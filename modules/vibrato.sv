==> flow/design.v <==
module vibrato(
	input signed [15:0] leftSampleIn,
	input signed [15:0] rightSampleIn,
	output signed [15:0] leftSampleOut,
	output signed [15:0] rightSampleOut,
	input signed [15:0] Q,
	output signed [15:0] D,
	output [15:0] write_address,
	output [15:0] read_address,
	output W_E,
	input ADCLRCK,
	input [31:0] sin,
	input disabled
	);
	logic flag = 0;
	logic signed [31:0] sample = 0;
	logic [31:0] delay_time = 0;
	logic [31:0] prevSin = 0;
	logic [31:0] new_delay_time = 0;
	always @(posedge ADCLRCK)begin
		if(flag == 0)begin
			D = leftSampleIn;
			leftSampleOut = leftSampleIn;
			rightSampleOut = rightSampleIn;
			W_E = 1;
			write_address = 0;
			read_address = 0;
			flag = 1;
			prevSin = sin;
			delay_time = (240 * sin) >> 9;	 
		end
		else begin
			if(disabled == 0)begin
				if(sin != prevSin)begin
					new_delay_time = (240 * sin) >> 9;
				end
				prevSin = sin;
				if(write_address < delay_time)begin
					write_address = write_address + 1;
					read_address = read_address + 1;
				end
				else begin
					write_address = 0;
					read_address = 0;
					delay_time = new_delay_time;
				end
				sample = Q;
				leftSampleOut = sample[15:0];
				rightSampleOut = sample[15:0];
				D = leftSampleIn;
			end
			else begin
				leftSampleOut = leftSampleIn;
				rightSampleOut = rightSampleIn;
			end
		end
	end
endmodule
Step by step through the tools: vibrato
Tool output for the design above, in the order of the flow. Lines are those of the file above, counted from 1. Operators: Yosys type, input widths -> output width; for muxes data width and select width s. Cell names lack the library's common part. The mark - stands for no value.

Top: vibrato. Clock input: ADCLRCK. Library: sky130hd. Library corner: tt_025C_1v80.

After elaboration
Yosys after proc, flatten, opt, wreduce and memory -nomap, before mapping. Memory bits, and registers merged into a memory's read port (data or address), are not among the register bits. Print and check cells are not counted. Equal cells are merged and count once.

For word-level cells the number is 34. The entry for input port bits reads 82. Under register bits after elaboration stands 177. Output and inout port bits: 81.

For $lt $le $gt $ge the number is 1. Equality and inequality tests: 3. For multiply operators the number is 1. For bitwise operators the number is 1. For reduce/logical cells the number is 2. Under mux-type cells stands 14. Under $add $sub $neg stands 2.

Operators with widths (number): $mux 32 (5); $mul 4x32->28 const A (1); $mux 16 (8); $add 16x1->16 const B (2); $lt 16x32->1 (1); $ne 32x32->1 (1); $mux 23 (1); $ne 2x2->1 const B (2); $reduce_and 2->1 (2); $not 1->1 (1).

Logic depth
Yosys ltp: most cells in a row. Word level: on the elaborated netlist, between registers, memories and ports. Mapped: between sequential cells and ports; inverters and the memories' decode and read muxes count.

Under depth in word-level cells stands 5. ABC_AREA: 0. The figure for gate-level depth with buffers is 13. For depth with buffers taken out the number is 12.

Netlist
The flow's flattened synthesis, as Yosys stat reports it; memories are mapped. The netlist is that of the ABC_AREA named above (0 if unset); the other value can give another one.

Cell types: edfxtp_1 (number 103, total area 3.09E+03 µm²); dfxtp_1 (number 74, total area 1.48E+03 µm²); fa_1 (number 48, total area 960.922 µm²); nand2_1 (number 150, total area 563.04 µm²); ha_1 (number 44, total area 550.528 µm²); xnor2_1 (number 58, total area 507.987 µm²); inv_1 (number 88, total area 330.317 µm²); mux2_4 (number 20, total area 300.288 µm²); xor2_1 (number 29, total area 253.994 µm²); nor2_1 (number 60, total area 225.216 µm²); mux2_2 (number 15, total area 168.912 µm²); nand4_1 (number 20, total area 125.12 µm²); a21oi_1 (number 21, total area 105.101 µm²); a22o_1 (number 10, total area 87.584 µm²); and3_1 (number 13, total area 81.328 µm²); o21ai_0 (number 13, total area 65.062 µm²); a21o_1 (number 8, total area 60.058 µm²); a21oi_2 (number 5, total area 43.792 µm²).

Not listed: further types 48, cells in them 97.

Mapped area: 9744.3 µm². The entry for cell count reads 876. For sequential area the number is 4574.4 µm². Under flip-flop cells stands 177. The entry for buffer cells reads 17.

Worst setup path after synthesis
Source: OpenSTA report_checks on the synthesized netlist (no wires, ideal clock, input and output delay 20% of the period each), path of least setup slack; recovery checks are left aside. Register names are those of the netlist, which keeps one name where synthesis merged equal registers.

Path type: input port to flip-flop. Start point: input sin[5]. End point: register new_delay_time[19]. The entry for buffers on the path reads 0. Under required time stands 4.348 ns. Input delay: 0.922 ns. The entry for delay of the path reads 3.187 ns. For setup time the number is 0.262 ns. For path slack the number is 0.500 ns. For time at the first pin the number is 0.922 ns. Clock period: 4.61 ns. Stages: 12. The figure for arrival is 3.847 ns. For synthesis period reached the number is 4.11 ns.

"delay of the path" = arrival - input delay + setup time. "stages": output pins that drive a net of the path, with the launching flip-flop's if there is one; two outputs of one cell count as two. "synthesis period reached" is the clock period less the worst setup slack; recovery checks do not enter. This is arithmetic on one report: input and output delays are still those of the set period (20% each). Between the ends stands the longest chain of elaborated cells between them, by number of cells; it is not shown to be the way that was timed. Of several equally long chains one is given. Each line given opens the expression or statement behind the cell; cells for indexed reads and writes are added by Yosys, which also makes memories of some case tables.

Cells stage by stage: inv_1 fa_1 fa_1 inv_1 ha_1 nand4_1 a211o_1 a31oi_2 nor3b_1 o41ai_2 xor2_1 mux2_1. The figure for cells in the longest elaborated chain is 2. Under elaborated cells on any way between the ends stands 3. Those cells by class: 1 x mul; 1 x eq/ne; 1 x mux.

RTL lines, path after synthesis: start, declared (line 12) `input [31:0] sin,`; $mul 4x32->28 (line 35) `new_delay_time = (240 * sin) >> 9;`; $mux 32 (line 34) `if(sin != prevSin)begin`; end, assigned (line 35); end, declared (line 19) `logic [31:0] new_delay_time = 0;`.

Worst path after layout
From the final timing report of flow run 1: the path of least setup slack in the routed layout; clock arrival at registers is part of the times.

Path type: input port to flip-flop. Start point: input sin[3]. End point: register new_delay_time[14]. Input delay: 1.27 ns. Under required time stands 6.56 ns. The entry for buffers on the path reads 1. The figure for arrival is 5.35 ns. Clock period: 6.37 ns. For time at the first pin the number is 1.27 ns. For setup time the number is 0.24 ns. Stages: 13. For path slack the number is 1.21 ns.

Between the ends stands the longest chain of elaborated cells between them, by number of cells; it is not shown to be the way that was timed. Of several equally long chains one is given.

Cells stage by stage: clkdlybuf4s50_1 inv_1 fa_1 fa_1 inv_1 ha_1 nand4_1 a211o_1 a31oi_2 o21ai_0 a21boi_0 xor2_1 mux2_2. The figure for cells in the longest elaborated chain is 2. Under elaborated cells on any way between the ends stands 3. Those cells by class: 1 x mul; 1 x eq/ne; 1 x mux.

RTL lines, path post-layout: start, declared (line 12) `input [31:0] sin,`; $mul 4x32->28 (line 35) `new_delay_time = (240 * sin) >> 9;`; $mux 32 (line 34) `if(sin != prevSin)begin`; end, assigned (line 35); end, declared (line 19) `logic [31:0] new_delay_time = 0;`.

Settings and measured results of 2 stored flow runs for module vibrato (sky130hd), not sorted in any way. The constraints put input and output delay at 20% of the set period each and load the outputs with 0.01 pF. "achieved period": clock period set for the run, less the worst setup slack. It is reckoned from that one timing run; input and output delays stay at 20% of the period that was set. "worst path time" is the time allowed to the run's worst setup path (the clock period less input and output delay, where it has them) less its slack. Clock arrival times count: a late capture clock shortens it, a late launch clock lengthens it. "total power of the final layout": no workload was simulated; the value follows from the tool's default switching activity.

Files of flow run 1:
==> flow/run.sh <==
#!/bin/bash
# the make line also repeats the synthesis and layout settings of config.mk as NAME=value (left out here)
make -C /OpenROAD-flow-scripts/flow DESIGN_CONFIG=/design/flow/config.mk WORK_HOME=/design/flow/orfs CLKGATE_MAP_FILE= finish
==> flow/config.mk <==
export PLATFORM = sky130hd
export DESIGN_NAME = vibrato
export DESIGN_NICKNAME = vibrato
export VERILOG_FILES = /design/flow/design.v
export SDC_FILE = /design/flow/constraint.sdc
export NUM_CORES = 4
export LEC_CHECK = 0
export ABC_AREA = 0
export CAP_MARGIN = 20
export CELL_PAD_IN_SITES_GLOBAL_PLACEMENT = 2
export CORE_MARGIN = 2
export CORE_UTILIZATION = 26
export CTS_CLUSTER_SIZE = 99
export GPL_TIMING_DRIVEN = 0
export HOLD_SLACK_MARGIN = -0.01
export MAX_ROUTING_LAYER = met5
export MIN_ROUTING_LAYER = met2
export PLACE_DENSITY = 0.38
export SLEW_MARGIN = 35
export TNS_END_PERCENT = 35
==> flow/constraint.sdc <==
create_clock -name core_clock -period 6.37 [get_ports {ADCLRCK}]
set_input_delay 1.2740 -clock core_clock [delete_from_list [all_inputs] [get_ports {ADCLRCK}]]
set_output_delay 1.2740 -clock core_clock [all_outputs]
set_load 0.01 [all_outputs]

Results of flow run 1. The die area stands at 39,043.8 µm². The worst slack on setup checks reads 1.205 ns. For the standard-cell area after layout the run shows 12,590.8 µm². The achieved period reads 5.165 ns. The worst path time reads 3.89 ns. Worst setup path kind: input port to flip-flop. The total power of the final layout is 4.010 mW. The post-route utilization reads 34.2%. For the cell area after synthesis the run shows 9,744.3 µm². The final setup TNS reads 0.000 ns. The measured post-route worst hold slack is 0.483 ns.

Files of flow run 2:
==> flow/run.sh <==
#!/bin/bash
# the make line also repeats the synthesis and layout settings of config.mk as NAME=value (left out here)
make -C /OpenROAD-flow-scripts/flow DESIGN_CONFIG=/design/flow/config.mk WORK_HOME=/design/flow/orfs CLKGATE_MAP_FILE= finish
==> flow/config.mk <==
export PLATFORM = sky130hd
export DESIGN_NAME = vibrato
export DESIGN_NICKNAME = vibrato
export VERILOG_FILES = /design/flow/design.v
export SDC_FILE = /design/flow/constraint.sdc
export NUM_CORES = 4
export LEC_CHECK = 0
export ABC_AREA = 0
export CAP_MARGIN = 20
export CORE_ASPECT_RATIO = 0.85
export CORE_MARGIN = 2
export CORE_UTILIZATION = 34
export GPL_TIMING_DRIVEN = 0
export MAX_ROUTING_LAYER = met4
export MIN_ROUTING_LAYER = met1
export SETUP_SLACK_MARGIN = 0.31
export SLEW_MARGIN = 20
export TNS_END_PERCENT = 10
==> flow/constraint.sdc <==
create_clock -name core_clock -period 4.54 [get_ports {ADCLRCK}]
set_input_delay 0.9080 -clock core_clock [delete_from_list [all_inputs] [get_ports {ADCLRCK}]]
set_output_delay 0.9080 -clock core_clock [all_outputs]
set_load 0.01 [all_outputs]

Results of flow run 2. The die area stands at 30,035.0 µm². The worst slack on setup checks reads 0.413 ns. For the standard-cell area after layout the run shows 12,574.6 µm². The achieved period reads 4.127 ns. The worst path time reads 3.22 ns. Worst setup path kind: input port to flip-flop. The total power of the final layout is 5.502 mW. The post-route utilization reads 44.3%. For the cell area after synthesis the run shows 9,744.3 µm². The final setup TNS reads 0.000 ns. The measured post-route worst hold slack is 0.479 ns.
